==> flow/design.v <==
package body_package;
parameter  BDSIZE = 10;
endpackage:body_package
`timescale 1ns/1ps
module exmple_md #(
    parameter  DSIZE  = 8,
    parameter real MK = 1.1
)(
    input                    insdata,
    output                   outsdata,
    input [7:0]              inpdata,
    output [15:0]            outpdata,
    output logic[ DSIZE-1:0] ldata,
    input                    clock,
    input                    rst_n
);
assign  outsdata = insdata;
always_comb begin 
     outpdata[8:0] = inpdata;
end
always_ff@(posedge clock,negedge rst_n) begin 
    if(~rst_n)begin
         ldata <= '0;
    end
    else begin
         ldata[ DSIZE-1:0] <= ( outpdata[7:0]+insdata);
    end
end
endmodule
; ---- From RTL to reports: exmple_md
; The steps from the RTL of exmple_md to its reports follow in flow order.
; Line numbers count from 1 in the design file above.
; Cell names lack the library's common part.
; A cell with - has no value.
[design]
design = exmple_md
clock_port = clock
library = sky130hd
lib_corner = tt_025C_1v80

; ---- Word-level counts
; Counts by Yosys on the flattened word-level netlist (proc, flatten, opt, wreduce; memories kept). Register bits leave out memories and registers merged into their read ports (data or address); mux counts leave out enables and synchronous resets folded into registers. Print and check cells are left out. Cells with the same type and inputs are merged into one.
[bits]
ff_bits = 8
in_bits = 11
out_inout_bits = 25
wordCells = 2
[op_classes]
n_addsub = 1
[ops]
columns = cell, count
row1 = adder 8 x 1 -> 8 bit, 1

; ---- Logic depth
; Yosys ltp: most cells in a row. Word level: on the elaborated netlist, between registers, memories and ports. Mapped: between sequential cells and ports; inverters and the memories' decode and read muxes count.
[logic_depth]
ltp_word = 1
ABC_AREA = 0
mapped_depth = 4

; ---- Mapped cells and area
; Source: synth_stat.txt of the flow (Yosys; design flattened, memories mapped). It holds for the ABC_AREA given above (unset counts as 0); a run with the other value may have another netlist.
; The area totals of this step are shown rounded.
[synth_totals]
stdcells = 42
yosys_area_um2 = 457
sequential_area_um2 = 200
flip_flops = 8
buf_cells = 17
[by_type]
columns = cell_type, count
row1 = dfrtp_1, 8
row2 = buf_4, 17
row3 = xnor2_1, 3
row4 = xor2_1, 3
row5 = ha_1, 2
row6 = nand3_1, 2
row7 = nand3_2, 1
row8 = nor3_2, 1
row9 = nand2_1, 2
row10 = and3_1, 1
row11 = conb_1, 1
row12 = nor2_1, 1

; ---- Timing after synthesis
; Path of least setup slack by OpenSTA after synthesis, without wires, with an ideal clock, recovery checks aside; 20% of the period is set as input and as output delay. Where synthesis merged equal registers, the netlist keeps one of their names.
[synth_timing]
kind = input -> register
startpoint = in insdata
endpoint = reg ldata[6]
tclk_ns = 0.959
arrival_ns = 0.807
required_time_ns = 0.879
slack_ns = 0.072
path_delay_ns = 0.695
stages = 4
synth_period_reached_ns = 0.887
; "path_delay_ns" is the arrival time less input delay plus setup time.
; "stages": output pins that drive a net of the path, with the launching flip-flop's if there is one; two outputs of one cell count as two.
; "synth_period_reached_ns" is the clock period less the worst setup slack; recovery checks do not enter. This is arithmetic on one report: input and output delays are still those of the set period (20% each).
; Between the ends stands the longest chain of elaborated cells between them, by number of cells; it is not shown to be the way that was timed. Of several equally long chains one is given.
; A line is the first line of the expression or statement that the cell stems from. Yosys adds cells for indexed reads and writes and turns some case tables into memories.
[synth_via]
cell_sequence = ha_1 ha_1 nand3_1 xnor2_1
elab_chain_cells = 1
[synth_rtl]
columns = item, line
row1 = start: declaration, 9  ; input                    insdata,
row2 = adder 8 x 1 -> 8 bit, 26  ; ldata[ DSIZE-1:0] <= ( outpdata[7:0]+insdata);
row3 = end: assignment, 23  ; ldata <= '0;
row4 = end: assignment, 26
row5 = end: declaration, 13  ; output logic[ DSIZE-1:0] ldata,

; ---- Path in the finished layout
; From the final timing report of flow run B: the path of least setup slack in the routed layout; clock arrival at registers is part of the times.
[layout_timing]
kind = register -> output
startpoint = reg ldata[4]
endpoint = out ldata[4]
tclk_ns = 1.01
output_delay_ns = 0.20
arrival_ns = 0.73
required_time_ns = 0.81
slack_ns = 0.08
stages = 2
[layout_via]
cell_sequence = dfrtp_1 buf_2
elab_chain_cells = 0
[layout_rtl]
columns = item, line
row1 = start: declaration, 13  ; output logic[ DSIZE-1:0] ldata,
row2 = start: assignment, 23  ; ldata <= '0;
row3 = start: assignment, 26  ; ldata[ DSIZE-1:0] <= ( outpdata[7:0]+insdata);
row4 = end: declaration, 13

Data sheet: physical implementation of exmple_md

Module exmple_md, platform sky130hd: 2 stored runs of the flow (Yosys, OpenROAD) with differing settings, in no particular order. Input and output delays are each 20% of the period that was set; the output load is 0.01 pF.
"achieved_period_ns": clock period set for the run, less the worst setup slack. It is reckoned from that one timing run; input and output delays stay at 20% of the period that was set.
"worst_path_ns" is the time allowed to the run's worst setup path (the clock period less input and output delay, where it has them) less its slack. Clock arrival times count: a late capture clock shortens it, a late launch clock lengthens it.
"design_power_mw" is the tool's figure for a default switching activity; nothing was simulated.
Values from the reports are rounded here.

# flow run A
==> flow/run.sh <==
#!/bin/bash
# the make line also repeats the synthesis and layout settings of config.mk as NAME=value (left out here)
make -C /OpenROAD-flow-scripts/flow DESIGN_CONFIG=/design/flow/config.mk WORK_HOME=/design/flow/orfs CLKGATE_MAP_FILE= finish
==> flow/config.mk <==
export PLATFORM = sky130hd
export DESIGN_NAME = exmple_md
export DESIGN_NICKNAME = exmple_md
export VERILOG_FILES = /design/flow/design.v
export SDC_FILE = /design/flow/constraint.sdc
export NUM_CORES = 4
export LEC_CHECK = 0
export CAP_MARGIN = 20
export CELL_PAD_IN_SITES_GLOBAL_PLACEMENT = 3
export CORE_MARGIN = 2
export CORE_UTILIZATION = 59
export CTS_CLUSTER_DIAMETER = 371
export GPL_TIMING_DRIVEN = 0
export HOLD_SLACK_MARGIN = 0.26
export MIN_ROUTING_LAYER = met1
export PLACE_DENSITY = 0.84
export SETUP_SLACK_MARGIN = -0.04
export SLEW_MARGIN = 20
export TNS_END_PERCENT = 75
==> flow/constraint.sdc <==
create_clock -name core_clock -period 0.538 [get_ports {clock}]
set_input_delay 0.1076 -clock core_clock [delete_from_list [all_inputs] [get_ports {clock}]]
set_output_delay 0.1076 -clock core_clock [all_outputs]
set_load 0.01 [all_outputs]

==> flow run A: results <==
outcome="stopped before the end: floorplanning reported PDN-0185"

# flow run B
==> flow/run.sh <==
#!/bin/bash
# the make line also repeats the synthesis and layout settings of config.mk as NAME=value (left out here)
make -C /OpenROAD-flow-scripts/flow DESIGN_CONFIG=/design/flow/config.mk WORK_HOME=/design/flow/orfs CLKGATE_MAP_FILE= finish
==> flow/config.mk <==
export PLATFORM = sky130hd
export DESIGN_NAME = exmple_md
export DESIGN_NICKNAME = exmple_md
export VERILOG_FILES = /design/flow/design.v
export SDC_FILE = /design/flow/constraint.sdc
export NUM_CORES = 4
export LEC_CHECK = 0
export CAP_MARGIN = 20
export CORE_MARGIN = 2
export CORE_UTILIZATION = 40
export SLEW_MARGIN = 20
==> flow/constraint.sdc <==
create_clock -name core_clock -period 1.01 [get_ports {clock}]
set_input_delay 0.2020 -clock core_clock [delete_from_list [all_inputs] [get_ports {clock}]]
set_output_delay 0.2020 -clock core_clock [all_outputs]
set_load 0.01 [all_outputs]

==> flow run B: results <==
synth_area_um2=457
achieved_period_ns=0.929
layout_stdcell_area_um2=684
tns_setup_ns=0.000
worstSetupSlack_ns=0.081
design_power_mw=0.771
worst_path_ns=0.73
critical_path_kind="register -> output"
design.die.area_um2=1430
